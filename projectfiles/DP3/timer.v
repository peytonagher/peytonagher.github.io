==> flow/design.v <==
`timescale 100ps / 10ps
module timerFSM(
    input tclk,
    input ct,
    output reg t,
    output reg [10:0] count
    );
    initial
        begin
            count = 11'b11100001000;
            t = 0;
        end
    always @(negedge tclk)
        begin
            if (count == 0)
                t <= 1;
            else
                t <= 0;
        end
    always @(posedge tclk)
        begin
            if (ct == 1)
                count = 11'b11100001000;
            else 
                count = (count - 11'b1);
        end
endmodule
# Step by step through the tools: timerFSM
# Tool output for the design above, in the order of the flow.
# Line numbers count from 1 in the design file above.
# Operators carry their Yosys type and port widths (W data, S select, Z words).
# Cell names lack the library's common part.
design:
  top: "timerFSM"
  clock: "tclk"
  lib: "sky130hd"
  pvt_corner: "tt_025C_1v80"

# Word level
# Source: Yosys, flattened and elaborated, memories not mapped. Widths are those after wreduce; folded enables and synchronous resets count as part of the registers. Registers that Yosys merges into a memory's read port (data or address) are not register bits. Print and check cells do not count. Equal cells are merged and count once.
bits:
  ff_bits: 12
  inputBits: 2
  output_inout_bits: 12
  elab_cells: 5
op_classes:
  add_sub_neg: 1
  mux: 1
  n_reduce_logical: 1
ops:
  columns: ["op", "count"]
  rows:
  - ["$sub A11 B1 Y11 const B", 1]
  - ["$logic_not A11 Y1", 1]
  - ["$mux W1", 1]

# Longest topological paths
# Longest topological path by Yosys (ltp), each cell counted once; first at word level (registers and memories cut), then after technology mapping (sequential cells cut; the memories' decode and read muxes count).
logic_depth:
  ltp_word: 2
  abc_area: 0
  mapped_depth: 5
  depth_no_buf: 5

# Synthesis result
# The flow's flattened synthesis, as Yosys stat reports it; memories are mapped. The netlist is that of the ABC_AREA named above (0 if unset); the other value can give another one.
mapped:
  mapped_cells: 55
  area_um2: 515.5
  seqArea_um2: 240.2
  ffs: 12
  buffers: 2
by_type:
  columns: ["cell", "count", "area_total_um2"]
  rows:
  - ["dfxtp_1", 12, 240.23]
  - ["nor2_1", 7, 26.275]
  - ["ha_1", 2, 25.024]
  - ["nor4_1", 4, 25.024]
  - ["or3_1", 4, 25.024]
  - ["or4_1", 3, 22.522]
  - ["mux2i_1", 2, 20.019]
  - ["nor2b_1", 3, 18.768]
  - ["xnor2_1", 2, 17.517]
  - ["inv_1", 4, 15.014]
  - ["mux2_2", 1, 11.261]
  - ["a21oi_1", 2, 10.01]
  - ["o21ai_0", 2, 10.01]
  - ["nor4b_1", 1, 8.758]
  - ["o31a_1", 1, 8.758]
  - ["nand3b_1", 1, 7.507]
  - ["nor3b_1", 1, 7.507]
  - ["o31ai_1", 1, 7.507]
# Not listed: further types 2, cells in them 2.

# Flow runs of timerFSM

Record of 2 stored runs of the RTL-to-layout flow on timerFSM, platform sky130hd. The runs are unordered. Constraints: input delay and output delay 20% of the set period each, output load 0.01 pF.
"power_w" is the tool's figure for a default switching activity; nothing was simulated.

--- stored run 1 ---
==> flow/run.sh <==
#!/bin/bash
# the make line also repeats the synthesis and layout settings of config.mk as NAME=value (left out here)
make -C /OpenROAD-flow-scripts/flow DESIGN_CONFIG=/design/flow/config.mk WORK_HOME=/design/flow/orfs CLKGATE_MAP_FILE= finish
==> flow/config.mk <==
export PLATFORM = sky130hd
export DESIGN_NAME = timerFSM
export DESIGN_NICKNAME = timerFSM
export VERILOG_FILES = /design/flow/design.v
export SDC_FILE = /design/flow/constraint.sdc
export NUM_CORES = 4
export LEC_CHECK = 0
export CAP_MARGIN = 20
export CELL_PAD_IN_SITES_DETAIL_PLACEMENT = 1
export CELL_PAD_IN_SITES_GLOBAL_PLACEMENT = 0
export CORE_MARGIN = 2
export CORE_UTILIZATION = 40
export CTS_CLUSTER_DIAMETER = 159
export CTS_CLUSTER_SIZE = 93
export GPL_TIMING_DRIVEN = 1
export PLACE_DENSITY_LB_ADDON = 0.09
export SETUP_SLACK_MARGIN = 0.5
export SLEW_MARGIN = 10
export TNS_END_PERCENT = 80
==> flow/constraint.sdc <==
create_clock -name core_clock -period 2.07 [get_ports {tclk}]
set_input_delay 0.4140 -clock core_clock [delete_from_list [all_inputs] [get_ports {tclk}]]
set_output_delay 0.4140 -clock core_clock [all_outputs]
set_load 0.01 [all_outputs]

==> results, as YAML <==
results:
  synthesis_area_um2: 515.5
  total_die_area_um2: 1592.0
  final_stdcell_area_um2: 880.8
  final_util_frac: 0.762
  setup_ws_ps: -154
  setupTns_ps: -298
  timing.hold.ws_ps: 671
  power_w: 0.0006984

--- stored run 2 ---
==> flow/run.sh <==
#!/bin/bash
# the make line also repeats the synthesis and layout settings of config.mk as NAME=value (left out here)
make -C /OpenROAD-flow-scripts/flow DESIGN_CONFIG=/design/flow/config.mk WORK_HOME=/design/flow/orfs CLKGATE_MAP_FILE= finish
==> flow/config.mk <==
export PLATFORM = sky130hd
export DESIGN_NAME = timerFSM
export DESIGN_NICKNAME = timerFSM
export VERILOG_FILES = /design/flow/design.v
export SDC_FILE = /design/flow/constraint.sdc
export NUM_CORES = 4
export LEC_CHECK = 0
export ABC_AREA = 0
export CAP_MARGIN = 25
export CELL_PAD_IN_SITES_GLOBAL_PLACEMENT = 3
export CORE_MARGIN = 2
export CORE_UTILIZATION = 49
export GPL_TIMING_DRIVEN = 1
export PLACE_DENSITY = 0.93
export SLEW_MARGIN = 10
export TNS_END_PERCENT = 70
==> flow/constraint.sdc <==
create_clock -name core_clock -period 4.71 [get_ports {tclk}]
set_input_delay 0.9420 -clock core_clock [delete_from_list [all_inputs] [get_ports {tclk}]]
set_output_delay 0.9420 -clock core_clock [all_outputs]
set_load 0.01 [all_outputs]

==> results, as YAML <==
outcome: "unfinished; error GPL-0301 in placement"
