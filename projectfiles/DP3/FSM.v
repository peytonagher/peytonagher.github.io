==> flow/design.v <==
`timescale 1ns / 1ps
module FSM(clk, s, h, d, t, p, ct, L, state);
    input clk, s, h, d, t;
    output reg p;
    output reg ct;
    output reg [3:0] L;
    output reg [4:0] state;
    parameter idle = 0;
    parameter start = 1;
    parameter r50c = 2;
    parameter r100c = 3;
    parameter r150c = 4;
    parameter r200c = 5;
    parameter r250c = 6;
    parameter st30 = 7;
    parameter tim30 = 8;
    parameter st60 = 9;
    parameter tim60 = 10;
    parameter st90 = 11;
    parameter tim90 = 12;
    parameter st120 = 13;
    parameter tim120 = 14;
    parameter d50cb = 15;
    parameter d50ca = 16;
    initial begin
        state = idle;
        p = 0;
        L = 4'b0001;
        ct = 0;
    end
    always @(posedge clk) begin
        case (state)
            idle:   if (s) state <= start;
                    else state <= idle;
            start:  if (s && h) state <= r50c;
                    else if (s && d) state <= r100c;
                    else state <= idle;
            r50c:   if (s && h) state <= r100c;
                    else if (s && d) state <= r150c;
                    else if (!s) state <= st30;
            r100c:  if (s && h) state <= r150c;
                    else if (s && d) state <= r200c;
                    else if (!s) state <= st60;
            r150c:  if (s && h) state <= r200c;
                    else if (s && d) state <= r250c;
                    else if (!s) state <= st120;
            r200c:  if (s && h) state <= r250c;
                    else if (!s) state <= d50cb;
            r250c:  state <= d50ca;
            d50cb:  state <= st120;
            d50ca:  state <= d50cb;
            st30:   state <= tim30;
            st60:   state <= tim60;
            st90:   state <= tim90;
            tim90:  if (t) state <= st60;
                    else state <= tim90;
            st120:  state <= tim120;
            tim120: if (t) state <= st90;
                    else state <= tim120;
            default:    state <= idle;
        endcase
    end
    always @(state)
        begin
            p = (state == d50cb || state == d50ca);
            ct = (state == st30 || state == st60 || state == st90 || state == st120);
            L[0] = (state == idle || state == start);
            L[1] = !(state == idle || state == start);
            L[2] = !(state == idle || state == start || state == r50c || state == st30 || state == tim30);
            L[3] = (L[2] && !(state == r100c || state == st60 || state == tim60));
        end
endmodule
# --- Tool chain data of FSM ---
# The steps from the RTL of FSM to its reports follow in flow order.
# Line numbers count from 1 in the design file above.
# Operators carry their Yosys type and port widths (W data, S select, Z words).
# Cell names lack the library's common part.
setup:
  design: "FSM"
  clk_port: "clk"
  library: "sky130hd"
  pvt_corner: "tt_025C_1v80"

# --- Word-level counts ---
# Yosys after proc, flatten, opt, wreduce and memory -nomap, before mapping. Memory bits, and registers merged into a memory's read port (data or address), are not among the register bits. Print and check cells are not counted. Equal cells are merged and count once.
word_totals:
  output_inout_bits: 11
  in_bits: 5
  regBits: 5
  elab_cells: 56
classes:
  eq_ne: 20
  reduce_and_logical: 18
  muxes: 17
ops:
  columns: ["cell", "n"]
  rows:
  - ["$pmux W5 S15", 1]
  - ["$mux W5", 11]
  - ["$eq A5 B4 Y1 const B", 8]
  - ["$eq A5 B3 Y1 const B", 4]
  - ["$ne A4 B4 Y1 const B", 3]
  - ["$logic_or A1 B1 Y1", 10]
  - ["$eq A5 B2 Y1 const B", 2]
  - ["$mux W3", 2]
  - ["$eq A5 B1 Y1 const B", 1]
  - ["$eq A5 B5 Y1 const B", 1]
  - ["$logic_not A5 Y1", 1]
  - ["$reduce_and A4 Y1", 1]
  - ["$mux W2", 2]
  - ["$logic_and A1 B1 Y1", 3]
  - ["$logic_not A1 Y1", 3]
  - ["$ne A3 B3 Y1 const B", 1]
  - ["$mux W1", 1]

# --- Depth ---
# Depth = most cells in a row (Yosys ltp): at word level without a register or memory, in the mapped netlist without a sequential cell, where the memories' decode and read muxes count.
logic_depth:
  ltp_word: 7
  ABC_AREA: 1
  depth_mapped: 8
  mapped_depth_nobuf: 7

# --- Netlist ---
# Source: synth_stat.txt of the flow (Yosys; design flattened, memories mapped). It holds for the ABC_AREA given above (unset counts as 0); a run with the other value may have another netlist.
# The area totals of this step are shown rounded.
mapped:
  synth_area_um2: 620
  sequential_area_um2: 150
  cells: 114
  flip_flops: 5
by_type:
  columns: ["type", "n", "type_area_um2"]
  rows:
  - ["nand2_1", 41, 153.898]
  - ["edfxtp_1", 5, 150.144]
  - ["nor2_1", 24, 90.086]
  - ["nand3_1", 15, 75.072]
  - ["inv_1", 12, 45.043]
  - ["nor2_2", 3, 18.768]
  - ["nand4_1", 2, 12.512]
  - ["buf_6", 1, 11.261]
  - ["nor2_4", 1, 11.261]
  - ["a21oi_1", 2, 10.01]
  - ["o21ai_0", 2, 10.01]
  - ["inv_2", 2, 7.507]
  - ["o211ai_1", 1, 7.507]
  - ["nand2_2", 1, 6.256]
  - ["or2_1", 1, 6.256]
  - ["nor3_1", 1, 5.005]

# --- Timing after synthesis ---
# Path of least setup slack by OpenSTA after synthesis, without wires, with an ideal clock, recovery checks aside; 20% of the period is set as input and as output delay. Where synthesis merged equal registers, the netlist keeps one of their names.
synth_timing:
  kind: "register to output"
  start: "register state[3]"
  end: "output port ct"
  arrival_ns: 1.191
  path_slack_ns: 0.009
  delay_ns: 1.191
  output_delay_ns: 0.300
  path_stages: 8
  period_ns: 1.5
  period_less_setup_slack_ns: 1.491
# "delay_ns" is the arrival time less input delay plus setup time.
# A path that ends at an output port has no setup time.
# "path_stages" counts driving pins, that of a launching flip-flop among them; a cell with two outputs on the path counts twice.
# "period_less_setup_slack_ns" is the clock period less the worst setup slack; recovery checks do not enter. This is arithmetic on one report: input and output delays are still those of the set period (20% each).
# Between the ends stands the longest chain of elaborated cells between them, by number of cells; it is not shown to be the way that was timed. Of several equally long chains one is given.
# A line is the first line of the expression or statement that the cell stems from. Yosys adds cells for indexed reads and writes and turns some case tables into memories.
# At most two assigning lines are given for a register; there are more.
synth_between:
  cell_sequence: "edfxtp_1 -> buf_6 -> inv_1 -> nand2_1 -> nor2_2 -> nand2_1 -> nand2_1 -> or2_1"
  elab_chain_len: 4
synth_lines:
  columns: ["item", "line", "source"]
  rows:
  - ["from (decl)", 7, "output reg [4:0] state;"]
  - ["from (assign)", 33, "idle:   if (s) state <= start;"]
  - ["from (assign)", 34, "else state <= idle;"]
  - ["$eq A5 B3 Y1", 66, "ct = (state == st30 || state == st60 || state == st90 || state == st120);"]
  - ["$logic_or A1 B1 Y1 x3", 66, null]
  - ["to (decl)", 5, "output reg ct;"]

Hand-over note for FSM

Below are 2 stored runs of the flow (Yosys, OpenROAD; platform sky130hd) on FSM, each with its settings, unordered. Constraints: input delay and output delay 20% of the set period each, output load 0.01 pF.

--- flow run 1 ---
==> flow/run.sh <==
#!/bin/bash
# the make line also repeats the synthesis and layout settings of config.mk as NAME=value (left out here)
make -C /OpenROAD-flow-scripts/flow DESIGN_CONFIG=/design/flow/config.mk WORK_HOME=/design/flow/orfs CLKGATE_MAP_FILE= finish
==> flow/config.mk <==
export PLATFORM = sky130hd
export DESIGN_NAME = FSM
export DESIGN_NICKNAME = FSM
export VERILOG_FILES = /design/flow/design.v
export SDC_FILE = /design/flow/constraint.sdc
export NUM_CORES = 4
export LEC_CHECK = 0
export ABC_AREA = 1
export CAP_MARGIN = 20
export CELL_PAD_IN_SITES_DETAIL_PLACEMENT = 0
export CELL_PAD_IN_SITES_GLOBAL_PLACEMENT = 0
export CORE_MARGIN = 2
export CORE_UTILIZATION = 62
export CTS_CLUSTER_DIAMETER = 375
export MAX_ROUTING_LAYER = met5
export MIN_ROUTING_LAYER = met2
export PLACE_DENSITY_LB_ADDON = 0.29
export SLEW_MARGIN = 20
==> flow/constraint.sdc <==
create_clock -name core_clock -period 1.62 [get_ports {clk}]
set_input_delay 0.3240 -clock core_clock [delete_from_list [all_inputs] [get_ports {clk}]]
set_output_delay 0.3240 -clock core_clock [all_outputs]
set_load 0.01 [all_outputs]

==> results, as YAML <==
outcome: "no final report: placement broke off with DPL-0038"

--- flow run 2 ---
==> flow/run.sh <==
#!/bin/bash
# the make line also repeats the synthesis and layout settings of config.mk as NAME=value (left out here)
make -C /OpenROAD-flow-scripts/flow DESIGN_CONFIG=/design/flow/config.mk WORK_HOME=/design/flow/orfs CLKGATE_MAP_FILE= finish
==> flow/config.mk <==
export PLATFORM = sky130hd
export DESIGN_NAME = FSM
export DESIGN_NICKNAME = FSM
export VERILOG_FILES = /design/flow/design.v
export SDC_FILE = /design/flow/constraint.sdc
export NUM_CORES = 4
export LEC_CHECK = 0
export CAP_MARGIN = 20
export CORE_MARGIN = 9
export CORE_UTILIZATION = 48
export CTS_CLUSTER_SIZE = 69
export MIN_ROUTING_LAYER = met2
export PLACE_DENSITY_LB_ADDON = 0.01
export SETUP_SLACK_MARGIN = 0.35
export SLEW_MARGIN = 20
==> flow/constraint.sdc <==
create_clock -name core_clock -period 1.41 [get_ports {clk}]
set_input_delay 0.2820 -clock core_clock [delete_from_list [all_inputs] [get_ports {clk}]]
set_output_delay 0.2820 -clock core_clock [all_outputs]
set_load 0.01 [all_outputs]

==> results, as YAML <==
outcome: "no final report: clock tree synthesis broke off with DPL-0038"

End of note.
